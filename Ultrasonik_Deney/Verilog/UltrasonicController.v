==> flow/design.v <==
`timescale 1ns / 1ps
module UltrasonicController
(
    input clk, 
    output reg us_trig_pin,
    input  us_echo_pin,
    output reg [6:0]  seg,
    output reg [3:0]  an,
    output reg [11:0] led 
);
reg echo ;
reg trigger ;
reg [31:0] trig_counter = 0; 
reg [31:0] timer_counter = 0; 
reg [11:0] i = 0 ; 
reg [11:0] i_temp = 0;
reg [11:0] i_bcd ;
reg [16:0] anot_counter = 0; 
reg [1:0]  anot_indicator ; 
always @(posedge clk) begin
    anot_counter <= anot_counter + 1;
    case (anot_counter[16:15])
        2'b00 : an <= 4'b1110;
        2'b01 : an <= 4'b1101;
        2'b10 : an <= 4'b1011;
        default : an <= 4'b0111;
    endcase
    echo <= us_echo_pin;
    if (trig_counter == 6000000) begin  
        trig_counter <= 0;
    end
    else begin
        trig_counter <= trig_counter + 1; 
    end
    if(trig_counter < 1000) begin  
        us_trig_pin <= 1;
    end
    else begin
        us_trig_pin <= 0;
    end
    if(us_echo_pin == 1) begin
        if (timer_counter == 5882) begin
            timer_counter <= 0; 
            i <= i + 1; 
            i_temp <= i;
        end
        else begin
            timer_counter <= timer_counter + 1;
        end 
    end
    if(us_echo_pin == 0) begin
        i <= 0 ; 
    end
    if      (i_temp < 5)  led <= 12'b000000000001; 
    else if (i_temp < 10) led <= 12'b000000000011;
    else if (i_temp < 15) led <= 12'b000000000111;
    else if (i_temp < 20) led <= 12'b000000001111;
    else if (i_temp < 25) led <= 12'b000000011111;
    else if (i_temp < 30) led <= 12'b000000111111;
    else if (i_temp < 35) led <= 12'b000001111111;
    else if (i_temp < 40) led <= 12'b000011111111;
    else if (i_temp < 45) led <= 12'b000111111111;
    else if (i_temp < 50) led <= 12'b001111111111;
    else if (i_temp < 55) led <= 12'b011111111111;
    else                  led <= 12'b111111111111;
    if (i_temp < 10)       i_bcd <= i_temp; 
    else if (i_temp < 20)  i_bcd <= i_temp;
    else if (i_temp < 30)  i_bcd <= i_temp;
    else if (i_temp < 40)  i_bcd <= i_temp;
    else if (i_temp < 50)  i_bcd <= i_temp;
    else if (i_temp < 60)  i_bcd <= i_temp;
    else if (i_temp < 70)  i_bcd <= i_temp;
    else if (i_temp < 80)  i_bcd <= i_temp;
    else if (i_temp < 90)  i_bcd <= i_temp;
    else if (i_temp < 100) i_bcd <= i_temp;
    else                   i_bcd <= 12'b100010001000;
    if (an == 4'b1110) begin
        case(i_bcd[3:0])
            4'b0000 : seg <= 7'b1000000;
            4'b0001 : seg <= 7'b1111001;
            4'b0010 : seg <= 7'b0100100;
            4'b0011 : seg <= 7'b0110000;
            4'b0100 : seg <= 7'b0011001;
            4'b0101 : seg <= 7'b0010010;
            4'b0110 : seg <= 7'b0000010;
            4'b0111 : seg <= 7'b1111000;
            4'b1000 : seg <= 7'b0000000;
            default : seg <= 7'b0010000;
        endcase
    end
    if (an == 4'b1101) begin
        case(i_bcd[7:4])
            4'b0000 : seg <= 7'b1000000;
            4'b0001 : seg <= 7'b1111001;
            4'b0010 : seg <= 7'b0100100;
            4'b0011 : seg <= 7'b0110000;
            4'b0100 : seg <= 7'b0011001;
            4'b0101 : seg <= 7'b0010010;
            4'b0110 : seg <= 7'b0000010;
            4'b0111 : seg <= 7'b1111000;
            4'b1000 : seg <= 7'b0000000;
            default : seg <= 7'b0010000;
        endcase
    end
    if (an == 4'b1011) begin
        case(i_bcd[11:8])
            4'b0000 : seg <= 7'b1000000;
            4'b0001 : seg <= 7'b1111001;
            4'b0010 : seg <= 7'b0100100;
            4'b0011 : seg <= 7'b0110000;
            4'b0100 : seg <= 7'b0011001;
            4'b0101 : seg <= 7'b0010010;
            4'b0110 : seg <= 7'b0000010;
            4'b0111 : seg <= 7'b1111000;
            4'b1000 : seg <= 7'b0000000;
            default : seg <= 7'b0010000;
        endcase
    end
    if (an == 4'b0111) begin
        seg <= 7'b1111111;
    end
end
endmodule
Tool chain data of UltrasonicController
The steps from the RTL of UltrasonicController to its reports follow in flow order.
Lines are those of the file above, counted from 1.
Operators: Yosys type, input widths -> output width; for muxes data width and select width s.
Cell names lack the library's common part.
The mark n/a stands for no value.
Set-up
  top: UltrasonicController
  clock input: clk
  library: sky130hd
  library corner: tt_025C_1v80

Elaborated design
Source: Yosys, flattened and elaborated, memories not mapped. Widths are those after wreduce. Registers that Yosys merges into a memory's read port (data or address) are not register bits. Print and check cells do not count. Equal cells are merged and count once.
Memory sizes are those after Yosys's memory passes, which may raise the word count (mostly to a power of two), join words into wider ones and drop unused or constant bits.
Bit counts
  memories: 3
  word-level cells: 87
  flip-flop bits (word level): 129
  output and inout bits: 24
  memory bits (read-only): 336
  clocked read ports x word width: 21
  input port bits: 2
Memory list
  (name not given): words 16, bits a word 7, read ports 1, write ports 0, line 78  | case(i_bcd[3:0])
  (name not given): words 16, bits a word 7, read ports 1, write ports 0, line 92  | case(i_bcd[7:4])
  (name not given): words 16, bits a word 7, read ports 1, write ports 0, line 106  | case(i_bcd[11:8])
Operators by class
  reduce/logical cells: 12
  add/sub/neg operators: 4
  muxes and demuxes: 25
  order comparisons: 17
  equality and inequality tests: 8
Operators with widths (count)
  $mux 12: 11
  $lt 12x6->1 const B: 6
  $add 32x1->32 const B: 2
  $lt 12x7->1 const B: 4
  $lt 12x5->1 const B: 3
  $lt 32x10->1 const B: 1
  $eq 32x13->1 const B: 1
  $eq 32x23->1 const B: 1
  $mux 7: 4
  $lt 12x4->1 const B: 2
  $add 17x1->17 const B: 1
  $add 12x1->12 const B: 1
  $lt 12x3->1 const B: 1
  $eq 4x4->1 const B: 3
  $pmux 4 s3: 1
  $reduce_or 10->1: 1
  $mux 10: 1
  $reduce_or 9->1: 1
  $mux 9: 1
  $reduce_or 8->1: 1
  $mux 8: 1
  $reduce_or 7->1: 1
  $reduce_or 6->1: 1
  $mux 6: 1
  $reduce_or 5->1: 1
  $mux 5: 1
  $eq 4x3->1 const B: 1
  $reduce_or 4->1: 1
Other operator kinds: 11; their cells: 11.

Logic depth
Longest topological path by Yosys (ltp), each cell counted once; first at word level (registers and memories cut), then after technology mapping (sequential cells cut; the memories' decode and read muxes count).
Logic depth
  depth in word-level cells: 11
  ABC_AREA: 1
  mapped depth: 12
  gate-level depth less buffers: 10

Synthesis result
The flow's flattened synthesis, as Yosys stat reports it; memories are mapped. The netlist is that of the ABC_AREA named above (0 if unset); the other value can give another one.
Synthesis totals
  sequential part of the area: 3423.3 um^2
  buffers: 12
  flip-flop cells: 149
  mapped area: 7404.6 um^2
  cell count: 943
Cell types
  dfxtp_1: count 105, area in all 2.1E+03 um^2
  edfxtp_1: count 44, area in all 1.32E+03 um^2
  nand2_1: count 230, area in all 863.328 um^2
  nor2_1: count 162, area in all 608.083 um^2
  xor2_1: count 60, area in all 525.504 um^2
  inv_1: count 108, area in all 405.389 um^2
  nand3_1: count 41, area in all 205.197 um^2
  ha_1: count 15, area in all 187.68 um^2
  xnor2_1: count 14, area in all 122.618 um^2
  nand4_1: count 19, area in all 118.864 um^2
  nor3_1: count 23, area in all 115.11 um^2
  nor2_4: count 10, area in all 112.608 um^2
  o21ai_0: count 18, area in all 90.086 um^2
  a21oi_2: count 10, area in all 87.584 um^2
  nand2_2: count 14, area in all 87.584 um^2
  a21oi_1: count 16, area in all 80.077 um^2
  nor3_2: count 6, area in all 60.058 um^2
  nand3b_1: count 5, area in all 37.536 um^2
Other cell types: 17; their cells: 43.

Timing after synthesis
Path of least setup slack by OpenSTA after synthesis, without wires, with an ideal clock, recovery checks aside; 20% of the period is set as input and as output delay. Where synthesis merged equal registers, the netlist keeps one of their names.
Timing path after synthesis
  path kind: reg2reg
  from: register timer_counter[0]
  to: register i_temp[0]
  delay of the path: 2.018 ns
  arrival time: 1.638 ns
  setup time: 0.380 ns
  required time: 2.460 ns
  path buffers: 0
  time at the first pin: 0.000 ns
  stages: 9
  period: 2.84 ns
  path slack: 0.822 ns
  synthesis period reached: 2.018 ns
"delay of the path" is the arrival time less input delay plus setup time.
"stages": output pins that drive a net of the path, with the launching flip-flop's if there is one; two outputs of one cell count as two.
"synthesis period reached" is the clock period less the worst setup slack; recovery checks do not enter. This is arithmetic on one report: input and output delays are still those of the set period (20% each).
Between the ends stands the longest chain of elaborated cells between them, by number of cells; it is not shown to be the way that was timed. Of several equally long chains one is given.
Each line given opens the expression or statement behind the cell; cells for indexed reads and writes are added by Yosys, which also makes memories of some case tables.
On the way, after synthesis
  cell sequence: edfxtp_1 > inv_1 > ha_1 > inv_1 > nor4_1 > nand2_1 > nor2_1 > nand2_1 > nor2_1
  length of the longest elaborated chain: 2
  elaborated cells between the ends (all ways): 2
  source lines of those cells: 1
  those cells by class: eq/ne (1); reduce/logical (1)
RTL lines, path after synthesis
  start, declared: line 14  | reg [31:0] timer_counter = 0;
  start, assigned: line 43  | timer_counter <= 0;
  start, assigned: line 48  | timer_counter <= timer_counter + 1;
  $eq 32x13->1: line 42  | if (timer_counter == 5882) begin
  $reduce_and 2->1
  end, assigned: line 45  | i_temp <= i;
  end, declared: line 16  | reg [11:0] i_temp = 0;

Worst path after layout
Path of least setup slack in the final report of stored run 1 (OpenROAD, finished layout, wires in). Where an end is a register, its clock arrival counts in the times.
Timing path post-layout
  path kind: in2reg
  from: input port us_echo_pin
  to: register i_temp[4]
  period: 4.58 ns
  stages: 4
  path slack: 1.73 ns
  time at the first pin: 0.92 ns
  required time: 4.63 ns
  path buffers: 2
  arrival time: 2.90 ns
  setup time: 0.37 ns
  external input delay: 0.92 ns
Between the ends stands the longest chain of elaborated cells between them, by number of cells; it is not shown to be the way that was timed. Of several equally long chains one is given.
On the way, post-layout
  cell sequence: clkdlybuf4s50_1 > buf_4 > inv_1 > nor2_1
  length of the longest elaborated chain: 1
  elaborated cells between the ends (all ways): 1
  source lines of those cells: 0
  those cells by class: reduce/logical (1)
RTL lines, path post-layout
  start, declared: line 6  | input  us_echo_pin,
  $reduce_and 2->1
  end, assigned: line 45  | i_temp <= i;
  end, declared: line 16  | reg [11:0] i_temp = 0;

Add stored flow runs of UltrasonicController

Design UltrasonicController on sky130hd. What follows are 2 stored runs of the flow, each under its own settings; their order means nothing. The constraints put input and output delay at 20% of the set period each and load the outputs with 0.01 pF.
"achieved clock period (ns)": clock period set for the run, less the worst setup slack. It is reckoned from that one timing run; input and output delays stay at 20% of the period that was set.
"worst setup path time (ns)" is the time allowed to the run's worst setup path (the clock period less input and output delay, where it has them) less its slack. Clock arrival times count: a late capture clock shortens it, a late launch clock lengthens it.
"finish__power__total" rests on the timing tool's default activity at the inputs, not on a simulated workload.

settings of stored run 1
{
  "period_ns": 4.58,
  "CORE_UTILIZATION": 63,
  "SETUP_SLACK_MARGIN": 1.21,
  "PLACE_DENSITY_LB_ADDON": 0.04,
  "HOLD_SLACK_MARGIN": 0.28,
  "CORE_ASPECT_RATIO": 1.1,
  "CORE_MARGIN": 4,
  "TNS_END_PERCENT": 70,
  "ABC_AREA": 1,
  "MAX_ROUTING_LAYER": "met4",
  "CAP_MARGIN": 20,
  "SLEW_MARGIN": 20
}
report of stored run 1
yosys chip area after synthesis (um^2): 7404.6
finish__design__die__area: 13553.7
finish__design__instance__area__stdcell: 8326.7
finish__design__instance__utilization: 0.7246
finish__timing__setup__ws: 1.731
finish__timing__setup__tns: 0.000
finish__timing__hold__ws: 0.405
finish__power__total: 2.739e-03
achieved clock period (ns): 2.849
worst setup path time (ns): 1.93
worst setup path kind: in2reg

settings of stored run 2
{
  "period_ns": 2.14,
  "CORE_UTILIZATION": 62,
  "SETUP_SLACK_MARGIN": 0.26,
  "PLACE_DENSITY": 0.46,
  "CORE_MARGIN": 6,
  "CELL_PAD_IN_SITES_DETAIL_PLACEMENT": 0,
  "CTS_CLUSTER_DIAMETER": 314,
  "SLEW_MARGIN": 15,
  "MAX_ROUTING_LAYER": "met5",
  "CAP_MARGIN": 20
}
report of stored run 2
yosys chip area after synthesis (um^2): 6527.5
finish__design__die__area: 13134.3
finish__design__instance__area__stdcell: 7870.1
finish__design__instance__utilization: 0.7870
finish__timing__setup__ws: 0.202
finish__timing__setup__tns: 0.000
finish__timing__hold__ws: 0.352
finish__power__total: 5.954e-03
achieved clock period (ns): 1.938
worst setup path time (ns): 1.94
worst setup path kind: reg2reg
